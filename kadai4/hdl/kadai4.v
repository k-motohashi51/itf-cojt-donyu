==> flow/design.v <==
module full_adder
  (
   input  A,
   input  B,
   input  CI,
   output S,
   output CO
   );
   assign S  = (A^B) ^ CI;
   assign CO = ((A^B)&CI) | (A&B);
endmodule
module half_adder
  (
   input  A,
   input  B,
   output S,
   output CO
   );
   assign S  = (A^B);
   assign CO = (A&B);
endmodule
`timescale 1ns / 1ps
module mult(
    input [7:0] a,
    input [7:0] b,
    output [15:0] x
    );
    wire S11, S12, S13, S14, S15, S16, S17, S18, S19, S1A, S1B, S1C, S1D;
    wire C11, C12, C13, C14, C15, C16, C17, C18, C19, C1A, C1B, C1C, C1D;
    wire S24, S25, S26, S27, S28, S29, S2A;
    wire C24, C25, C26, C27, C28, C29, C2A;
    wire S37;
    wire C37;
    wire S42, S43, S44, S45, S46, S47, S48, S49, S4A, S4B;
    wire C42, C43, C44, C45, C46, C47, C48, C49, C4A, C4B;
    wire S56, S57, S58;
    wire C56, C57, C58;
    wire S63, S64, S65, S66, S67, S68, S69, S6A, S6B, S6C;
    wire C63, C64, C65, C66, C67, C68, C69, C6A, C6B, C6C;
    wire S74, S75, S76, S77, S78, S79, S7A, S7B, S7C, S7D, S7E;
    wire C74, C75, C76, C77, C78, C79, C7A, C7B, C7C, C7D, C7E;
    half_adder ha11(a[1] & b[0], a[0] & b[1],              S11, C11);
    full_adder fa11(a[2] & b[0], a[1] & b[1], a[0] & b[2], S12, C12);
    full_adder fa12(a[3] & b[0], a[2] & b[1], a[1] & b[2], S13, C13);
    full_adder fa13(a[4] & b[0], a[3] & b[1], a[2] & b[2], S14, C14);
    full_adder fa14(a[5] & b[0], a[4] & b[1], a[3] & b[2], S15, C15);
    full_adder fa15(a[6] & b[0], a[5] & b[1], a[4] & b[2], S16, C16);
    full_adder fa16(a[7] & b[0], a[6] & b[1], a[5] & b[2], S17, C17);
    full_adder fa17(a[7] & b[1], a[6] & b[2], a[5] & b[3], S18, C18);
    full_adder fa18(a[7] & b[2], a[6] & b[3], a[5] & b[4], S19, C19);
    full_adder fa19(a[7] & b[3], a[6] & b[4], a[5] & b[5], S1A, C1A);
    full_adder fa1A(a[7] & b[4], a[6] & b[5], a[5] & b[6], S1B, C1B);
    full_adder fa1B(a[7] & b[5], a[6] & b[6], a[5] & b[7], S1C, C1C);
    half_adder ha12(a[7] & b[6], a[6] & b[7],              S1D, C1D);
    half_adder ha13(a[1] & b[3], a[0] & b[4],              S24, C24);
    full_adder fa1C(a[2] & b[3], a[1] & b[4], a[0] & b[5], S25, C25);
    full_adder fa1D(a[3] & b[3], a[2] & b[4], a[1] & b[5], S26, C26);
    full_adder fa1E(a[4] & b[3], a[3] & b[4], a[2] & b[5], S27, C27);
    full_adder fa1F(a[4] & b[4], a[3] & b[5], a[2] & b[6], S28, C28);
    full_adder fa1G(a[4] & b[5], a[3] & b[6], a[2] & b[7], S29, C29);
    half_adder ha14(a[4] & b[6], a[3] & b[7],              S2A, C2A);
    half_adder ha15(a[1] & b[6], a[0] & b[7],              S37, C37);
    half_adder ha21(S12, C11,              S42, C42);
    full_adder fa21(S13, C12, a[0] & b[3], S43, C43);
    full_adder fa22(S14, C13, S24,         S44, C44);
    full_adder fa23(S15, C14, S25,         S45, C45);
    full_adder fa24(S16, C15, S26,         S46, C46);
    full_adder fa25(S17, C16, S27,         S47, C47);
    full_adder fa26(S18, C17, S28,         S48, C48);
    full_adder fa27(S19, C18, S29,         S49, C49);
    full_adder fa28(S1A, C19, S2A,         S4A, C4A);
    full_adder fa29(S1B, C1A, a[4] & b[7], S4B, C4B);
    half_adder ha22(C25, a[0] & b[6],      S56, C56);
    half_adder ha23(C26, S37,              S57, C57);
    full_adder fa2A(C27, a[1] & b[7], C37, S58, C58);
    half_adder ha31(S43, C42,      S63, C63);
    half_adder ha32(S44, C43,      S64, C64);
    full_adder fa31(S45, C44, C24, S65, C65);
    full_adder fa32(S46, C45, S56, S66, C66);
    full_adder fa33(S47, C46, S57, S67, C67);       
    full_adder fa34(S48, C47, S58, S68, C68);
    full_adder fa35(S49, C48, C28, S69, C69);
    full_adder fa36(S4A, C49, C29, S6A, C6A);
    full_adder fa37(S4B, C4A, C2A, S6B, C6B);
    full_adder fa38(S1C, C1B, C4B, S6C, C6C);
    half_adder ha41(S64,         C63,      S74, C74);
    half_adder ha42(S65,         C64,      S75, C75);
    half_adder ha43(S66,         C65,      S76, C76);
    full_adder fa41(S67,         C66, C56, S77, C77);
    full_adder fa42(S68,         C67, C57, S78, C78);
    full_adder fa43(S69,         C68, C58, S79, C79);
    half_adder ha44(S6A,         C69,      S7A, C7A);
    half_adder ha45(S6B,         C6A,      S7B, C7B);
    half_adder ha46(S6C,         C6B,      S7C, C7C);
    full_adder fa44(S1D,         C1C, C6C, S7D, C7D);
    half_adder ha47(a[7] & b[7], C1D,      S7E, C7E);
    assign x = {1'b0, S7E, S7D, S7C, S7B, S7A, S79, S78, S77, S76, S75,  S74,  S63,  S42,  S11, a[0] & b[0]}
             + {C7E,  C7D, C7C, C7B, C7A, C79, C78, C77, C76, C75, C74, 1'b0, 1'b0, 1'b0, 1'b0, 1'b0};
endmodule
`timescale 1ns / 1ps
module fifo
(
    input CLK,
    input RST,
    input WR,
    input RD,
    input [15:0] DIN,
    output reg [15:0] DOUT,
    output reg almostFULL,
    output reg FULL,
    output reg OVER,
    output reg EMPTY,
    output reg UNDER,
    output reg VALID
);
reg [2:0] WPTR;          
reg [2:0] RPTR;          
reg [15:0] MEM [0:7];    
always @(posedge CLK) begin
    if (WR == 1'b1 && FULL != 1'b1) begin
        MEM[WPTR] <= DIN;
    end
end
always @(posedge CLK) begin
    if (RST == 1'b1) begin
        WPTR <= 3'b000;
    end else if (WR == 1'b1 && FULL != 1'b1) begin
        WPTR <= WPTR + 3'b001;
    end
end
always @(posedge CLK) begin
    if (RST == 1'b1) begin
        RPTR <= 3'b000;
    end else if (RD == 1'b1 && EMPTY != 1'b1) begin
        RPTR <= RPTR + 3'b001;
    end
end
always @(posedge CLK) begin
    if (RST == 1'b1) begin
        almostFULL <= 1'b0;
    end else if (WPTR + 3'b010 == RPTR && WR == 1'b1 && RD == 1'b0) begin
        almostFULL <= 1'b1;
    end else if (WPTR + 3'b001 == RPTR && WR == 1'b0 && RD == 1'b1) begin
        almostFULL <= 1'b0;
    end
end
always @(posedge CLK) begin
    if (RST == 1'b1) begin
        FULL <= 1'b0;
    end else if (WPTR + 3'b001 == RPTR && WR == 1'b1 && RD == 1'b0) begin
        FULL <= 1'b1;
    end else if (RPTR == WPTR && RD == 1'b1) begin
        FULL <= 1'b0;
    end
end
always @(posedge CLK) begin
    if (RST == 1'b1) begin
        OVER <= 1'b0;
    end else if (FULL == 1'b1 && WR == 1'b1) begin
        OVER <= 1'b1;
    end else begin
        OVER <= 1'b0;
    end
end
always @(posedge CLK) begin
    if (RST == 1'b1) begin
        EMPTY <= 1'b1;
    end else if (RPTR + 3'b001 == WPTR && RD == 1'b1 && WR == 1'b0) begin
        EMPTY <= 1'b1;
    end else if (EMPTY == 1'b1 && WR == 1'b1) begin
        EMPTY <= 1'b0;
    end
end
always @(posedge CLK) begin
    if (RST == 1'b1) begin
        UNDER <= 1'b0;
    end else if (EMPTY == 1'b1 && RD == 1'b1) begin
        UNDER <= 1'b1;
    end else begin
        UNDER <= 1'b0;
    end
end
always @(posedge CLK) begin
    if (RST == 1'b1) begin
        DOUT <= 16'd0;
    end else if (RD == 1'b1 && EMPTY == 1'b0) begin
        DOUT <= MEM[RPTR];
    end
end
always @(posedge CLK) begin
    if (RST == 1'b1) begin
        VALID <= 1'b0;
    end else if (RD == 1'b1 && EMPTY == 1'b0) begin
        VALID <= 1'b1;
    end else begin
        VALID <= 1'b0;
    end
end
endmodule    
`timescale 1ns / 1ps
module kadai4 (
    input CLK,
    input RST,
    input [7:0] A,
    input [7:0] B,
    input ACK,
    input START,
    input HALT,
    output [15:0] X,
    output X_VALID,
    output REQ_AB
);
reg [1:0] CUR;
reg [1:0] NXT;
wire UNI_RST;
wire WR_0, WR_1;
wire RD_0, RD_1;
wire FULL_0, FULL_1;
wire EMPTY_0, EMPTY_1;
wire [15:0] DOUT_0;
wire [15:0] DIN_1;
wire VALID_0;
fifo u_fifo0 (
    .CLK(CLK),
    .RST(UNI_RST),
    .WR(WR_0),
    .RD(RD_0),
    .DIN({A, B}),
    .DOUT(DOUT_0),
    .FULL(FULL_0),
    .EMPTY(EMPTY_0),
    .VALID(VALID_0)
);
mult ml (
    .a(DOUT_0[15:8]),
    .b(DOUT_0[7:0]),
    .x(DIN_1)
);
fifo u_fifo1 (
    .CLK(CLK),
    .RST(UNI_RST),
    .WR(WR_1),
    .RD(RD_1),
    .DIN(DIN_1),
    .DOUT(X),
    .FULL(FULL_1),
    .EMPTY(EMPTY_1),
    .VALID(X_VALID)
);
localparam  S_IDLE = 2'b00,
            S_INPUT = 2'b01,
            S_EXEC = 2'b10,
            S_OUTPUT = 2'b11;
assign UNI_RST = RST || HALT;
always @(posedge CLK) begin
    if (RST == 1'b1) begin
        CUR <= S_IDLE;
    end else begin
        CUR <= NXT;
    end
end
always @* begin
    case (CUR)
        S_IDLE:     
            if (START == 1'b1) begin
                NXT <= S_INPUT;
            end else begin
                NXT <= S_IDLE;
            end
        S_INPUT:
            if (HALT == 1'b1) begin
                NXT <= S_IDLE;
            end else if (FULL_0 == 1'b1) begin
                NXT <= S_EXEC;
            end else begin
                NXT <= S_INPUT;
            end
        S_EXEC:
            if (HALT == 1'b1) begin
                NXT <= S_IDLE;
            end else if (FULL_1 == 1'b1) begin
                NXT <= S_OUTPUT;
            end else begin
                NXT <= S_EXEC;
            end
        S_OUTPUT:
            if (HALT == 1'b1) begin
                NXT <= S_IDLE;
            end else if (EMPTY_1 == 1'b1) begin
                NXT <= S_IDLE;
            end else begin
                NXT <= S_OUTPUT;
            end
        default:
            NXT <= S_IDLE;
    endcase
end
assign REQ_AB = (CUR == S_INPUT) && !FULL_0;
assign WR_0 = (CUR == S_INPUT) && REQ_AB && ACK;
assign RD_0 = (CUR == S_EXEC) && !EMPTY_0 && !FULL_1;
assign WR_1 = (CUR == S_EXEC) && VALID_0;
assign RD_1 = (CUR == S_OUTPUT) && !EMPTY_1;
endmodule    
### Reports on kadai4

The steps from the RTL of kadai4 to its reports follow in flow order.
Line numbers count from 1 in the design file above.
A cell with - has no value.

* top: kadai4
* clock input: CLK
* standard-cell library: sky130hd
* corner: tt_025C_1v80

### After elaboration

Yosys after proc, flatten, opt, wreduce and memory -nomap, before mapping. Memory bits, and registers merged into a memory's read port (data or address), are not among the register bits. Print and check cells are not counted. Equal cells are merged and count once.
Memory sizes are those after Yosys's memory passes, which may raise the word count (mostly to a power of two), join words into wider ones and drop unused or constant bits.

* bits in registers: 20
* RAM bits: 256
* clocked read ports x word width: 32
* memory cells: 2
* input bits: 21
* output and inout bits: 18
* cells after elaboration: 376

* add/sub/neg operators: 5
* eq/ne operators: 9
* mux-type cells: 20
* bitwise operators: 296
* reductions and logical operators: 33

Memory list
* u_fifo0.MEM: depth 8, width 16, rd ports 1, write ports 1, RTL line 118 `reg [15:0] MEM [0:7];`
* u_fifo1.MEM: depth 8, width 16, rd ports 1, write ports 1, RTL line 118

Operators by type and width (count)
* 1-bit AND: 157
* 1-bit bitwise XOR: 93
* 1-bit OR: 38
* 16-bit two-way mux: 2
* 1-bit logical AND: 23
* 3-bit equality test: 6
* 15-bit by 16-bit adder with 16-bit output: 1
* 3-bit by 1-bit adder with 3-bit output with constant B: 4
* 1-bit two-way mux: 10
* 2-bit two-way mux: 5
* 1-bit NOT: 8
* 2-bit case mux with 4-bit select: 1
* 3-bit two-way mux: 2
* 1-bit zero test: 4
* 2-bit equality test with constant B: 2
* 2-bit nonzero test: 2
* 2-bit OR reduction: 2
* 2-bit by 1-bit equality test with 1-bit output with constant B: 1
* 2-bit zero test: 1
* 1-bit logical OR: 1

### Longest topological paths

Depth = most cells in a row (Yosys ltp): at word level without a register or memory, in the mapped netlist without a sequential cell, where the memories' decode and read muxes count.

* word-level depth: 15
* ABC_AREA: 0
* gate-level depth with buffers: 15
* depth with buffers taken out: 14

### Netlist

Source: synth_stat.txt of the flow (Yosys; design flattened, memories mapped). It holds for the ABC_AREA given above (unset counts as 0); a run with the other value may have another netlist.

Cell types
* sky130_fd_sc_hd__edfxtp_1: count 256, total area 7.69E+03 um^2
* sky130_fd_sc_hd__mux4_1: count 42, total area 1.1E+03 um^2
* sky130_fd_sc_hd__dfxtp_1: count 54, total area 1.08E+03 um^2
* sky130_fd_sc_hd__fa_1: count 39, total area 780.749 um^2
* sky130_fd_sc_hd__mux4_2: count 22, total area 495.475 um^2
* sky130_fd_sc_hd__ha_1: count 31, total area 387.872 um^2
* sky130_fd_sc_hd__mux2i_1: count 32, total area 320.307 um^2
* sky130_fd_sc_hd__a21oi_1: count 48, total area 240.23 um^2
* sky130_fd_sc_hd__and2_1: count 36, total area 225.216 um^2
* sky130_fd_sc_hd__nand2_1: count 49, total area 183.926 um^2
* sky130_fd_sc_hd__o21ai_0: count 35, total area 175.168 um^2
* sky130_fd_sc_hd__inv_1: count 39, total area 146.39 um^2
* sky130_fd_sc_hd__xor2_1: count 16, total area 140.134 um^2
* sky130_fd_sc_hd__xnor2_1: count 14, total area 122.618 um^2
* sky130_fd_sc_hd__nor2_1: count 30, total area 112.608 um^2
* sky130_fd_sc_hd__buf_12: count 5, total area 100.096 um^2
* sky130_fd_sc_hd__clkbuf_8: count 7, total area 96.342 um^2
* sky130_fd_sc_hd__nor3_1: count 10, total area 50.048 um^2

Not listed: further types 28, cells in them 68.

* mapped cells: 833
* cell area after synthesis: 13930.9 um^2
* area of sequential cells: 8768.4 um^2
* flip-flops: 310
* buffers: 42

By module: a second synthesis without flattening, with its own total; a netlist apart from the flattened one above.

* cell total of the unflattened synthesis: 849
* area total of the unflattened synthesis: 14087.3 um^2

Rows give one instance, submodules left out.

Modules
* fifo: instances 2, cells 321, area 6025.8 um^2, seq. area 4404.2 um^2
* mult: instances 1, cells 129, area 874.6 um^2, seq. area 0.0 um^2
* full_adder: instances 38, cells 1, area 20.0 um^2, seq. area 0.0 um^2
* half_adder: instances 17, cells 1, area 12.5 um^2, seq. area 0.0 um^2
* kadai4: instances 1, cells 23, area 187.7 um^2, seq. area 80.1 um^2

### Path before layout

Source: OpenSTA report_checks on the synthesized netlist (no wires, ideal clock, input and output delay 20% of the period each), path of least setup slack; recovery checks are left aside. Register names are those of the netlist, which keeps one name where synthesis merged equal registers.

* kind: reg-to-reg
* start point: register u_fifo0.DOUT[1]
* end point: memory u_fifo1.MEM[0][12]
* clock period: 4.99 ns
* library setup time: 0.231 ns
* launch time at the first pin: 0.000 ns
* arrival time: 4.231 ns
* required time: 4.759 ns
* path slack: 0.528 ns
* delay of the path: 4.462 ns
* stages on the path: 14
* buffers on the path: 1
* synthesis period reached: 4.462 ns

"delay of the path" is the arrival time less input delay plus setup time.
"stages on the path" counts driving pins, that of a launching flip-flop among them; a cell with two outputs on the path counts twice.
"synthesis period reached" is the clock period less the worst setup slack; recovery checks do not enter. This is arithmetic on one report: input and output delays are still those of the set period (20% each).
Between the ends stands the longest chain of elaborated cells between them, by number of cells; it is not shown to be the way that was timed. Of several equally long chains one is given.
Each line given opens the expression or statement behind the cell; cells for indexed reads and writes are added by Yosys, which also makes memories of some case tables.

* cell sequence: sky130_fd_sc_hd__dfxtp_1 > sky130_fd_sc_hd__clkdlybuf4s50_2 > sky130_fd_sc_hd__nand2_1 > sky130_fd_sc_hd__fa_1 > sky130_fd_sc_hd__fa_1 > sky130_fd_sc_hd__fa_1 > sky130_fd_sc_hd__fa_1 > sky130_fd_sc_hd__inv_1 > sky130_fd_sc_hd__ha_1 > sky130_fd_sc_hd__nand3_1 > sky130_fd_sc_hd__o2111ai_1 > sky130_fd_sc_hd__a21o_1 > sky130_fd_sc_hd__a21oi_1 > sky130_fd_sc_hd__xnor2_1
* length of the longest elaborated chain: 15
* elaborated cells on any way between the ends: 143
* those cells by class: 1 x add/sub; 1 x mux; 141 x logic

RTL lines, path post-synthesis
* start: declaration: RTL line 108 `output reg [15:0] DOUT,`
* 1-bit AND: RTL line 45 `full_adder fa13(a[4] & b[0], a[3] & b[1], a[2] & b[2], S14, C14);`
* 1-bit bitwise XOR: RTL line 10 `assign CO = ((A^B)&CI) | (A&B);`
* 1-bit AND: RTL line 10
* 1-bit OR: RTL line 10
* 1-bit bitwise XOR: RTL line 10
* 1-bit AND: RTL line 10
* 1-bit OR: RTL line 10
* 1-bit bitwise XOR: RTL line 10
* 1-bit AND: RTL line 10
* 1-bit OR: RTL line 10
* 1-bit bitwise XOR: RTL line 10
* 1-bit AND: RTL line 10
* 1-bit OR: RTL line 10
* 15-bit by 16-bit adder with 16-bit output: RTL line 97 `assign x = {1'b0, S7E, S7D, S7C, S7B, S7A, S79, S78, S77, S76, S75,  S74,  S63,  S42,  S11, a[0] & b[0]}`
* 16-bit two-way mux: RTL line 120 `if (WR == 1'b1 && FULL != 1'b1) begin`
* end: declaration: RTL line 118 `reg [15:0] MEM [0:7];`

### Worst path after layout

From the final timing report of run 1: the path of least setup slack in the routed layout; clock arrival at registers is part of the times.

* kind: reg-to-reg
* start point: register u_fifo0.DOUT[3]
* end point: memory u_fifo1.MEM[7][13]
* clock period: 2.75 ns
* library setup time: 0.27 ns
* launch time at the first pin: 0.55 ns
* arrival time: 4.26 ns
* required time: 3.02 ns
* path slack: -1.24 ns
* stages on the path: 15
* buffers on the path: 0

* cell sequence: sky130_fd_sc_hd__dfxtp_4 > sky130_fd_sc_hd__and2_4 > sky130_fd_sc_hd__fa_1 > sky130_fd_sc_hd__inv_2 > sky130_fd_sc_hd__fa_1 > sky130_fd_sc_hd__inv_2 > sky130_fd_sc_hd__fa_1 > sky130_fd_sc_hd__ha_4 > sky130_fd_sc_hd__ha_4 > sky130_fd_sc_hd__fa_2 > sky130_fd_sc_hd__a21oi_4 > sky130_fd_sc_hd__nor2_4 > sky130_fd_sc_hd__nor3_4 > sky130_fd_sc_hd__a21oi_2 > sky130_fd_sc_hd__xor2_4

RTL lines, path after layout
* start: declaration: RTL line 108 `output reg [15:0] DOUT,`
* end: declaration: RTL line 118 `reg [15:0] MEM [0:7];`

No chain of elaborated cells between the ends is given.

Subject: kadai4 on sky130hd, stored results

Hello all,

2 stored runs of kadai4 in the flow (synthesis by Yosys, layout by OpenROAD, sky130hd cells), in arbitrary order. Constraints: input delay and output delay 20% of the set period each, output load 0.01 pF.
"period reached" means the clock period less the worst setup slack. The figure is calculated, with input and output delays left at 20% of the set period.
"critical path time" is the time allowed to the run's worst setup path (the clock period less input and output delay, where it has them) less its slack. Clock arrival times count: a late capture clock shortens it, a late launch clock lengthens it.
"overall power": no workload was simulated; the value follows from the tool's default switching activity.

### Run 1

Settings: `period_ns=2.75`, `CAP_MARGIN=20`, `CORE_MARGIN=2`, `CORE_UTILIZATION=40`, `SLEW_MARGIN=20`

- Overall power: 9,121 µW
- Critical path time: 3.99 ns
- Worst setup path type: reg-to-reg
- Standard-cell area after layout: 16,607.2 um^2
- Worst setup slack after layout: -1.237 ns
- Mapped cell area after synthesis: 13,930.9 um^2
- Area of the die: 36,336.0 um^2
- Worst-case hold slack: 0.473 ns
- Utilization: 48.2 %
- Period reached: 3.987 ns
- Summed negative setup slack: -88.040 ns

### Run 2

Settings: `period_ns=5.91`, `CORE_UTILIZATION=61`, `PLACE_DENSITY_LB_ADDON=0.13`, `CORE_ASPECT_RATIO=0.77`, `CELL_PAD_IN_SITES_GLOBAL_PLACEMENT=3`, `CELL_PAD_IN_SITES_DETAIL_PLACEMENT=0`, `TNS_END_PERCENT=10`, `GPL_TIMING_DRIVEN=1`, `CAP_MARGIN=35`, `SLEW_MARGIN=30`, `MIN_ROUTING_LAYER=met1`, `CORE_MARGIN=2`

No final report: placement broke off with FLW-0024.

Thanks
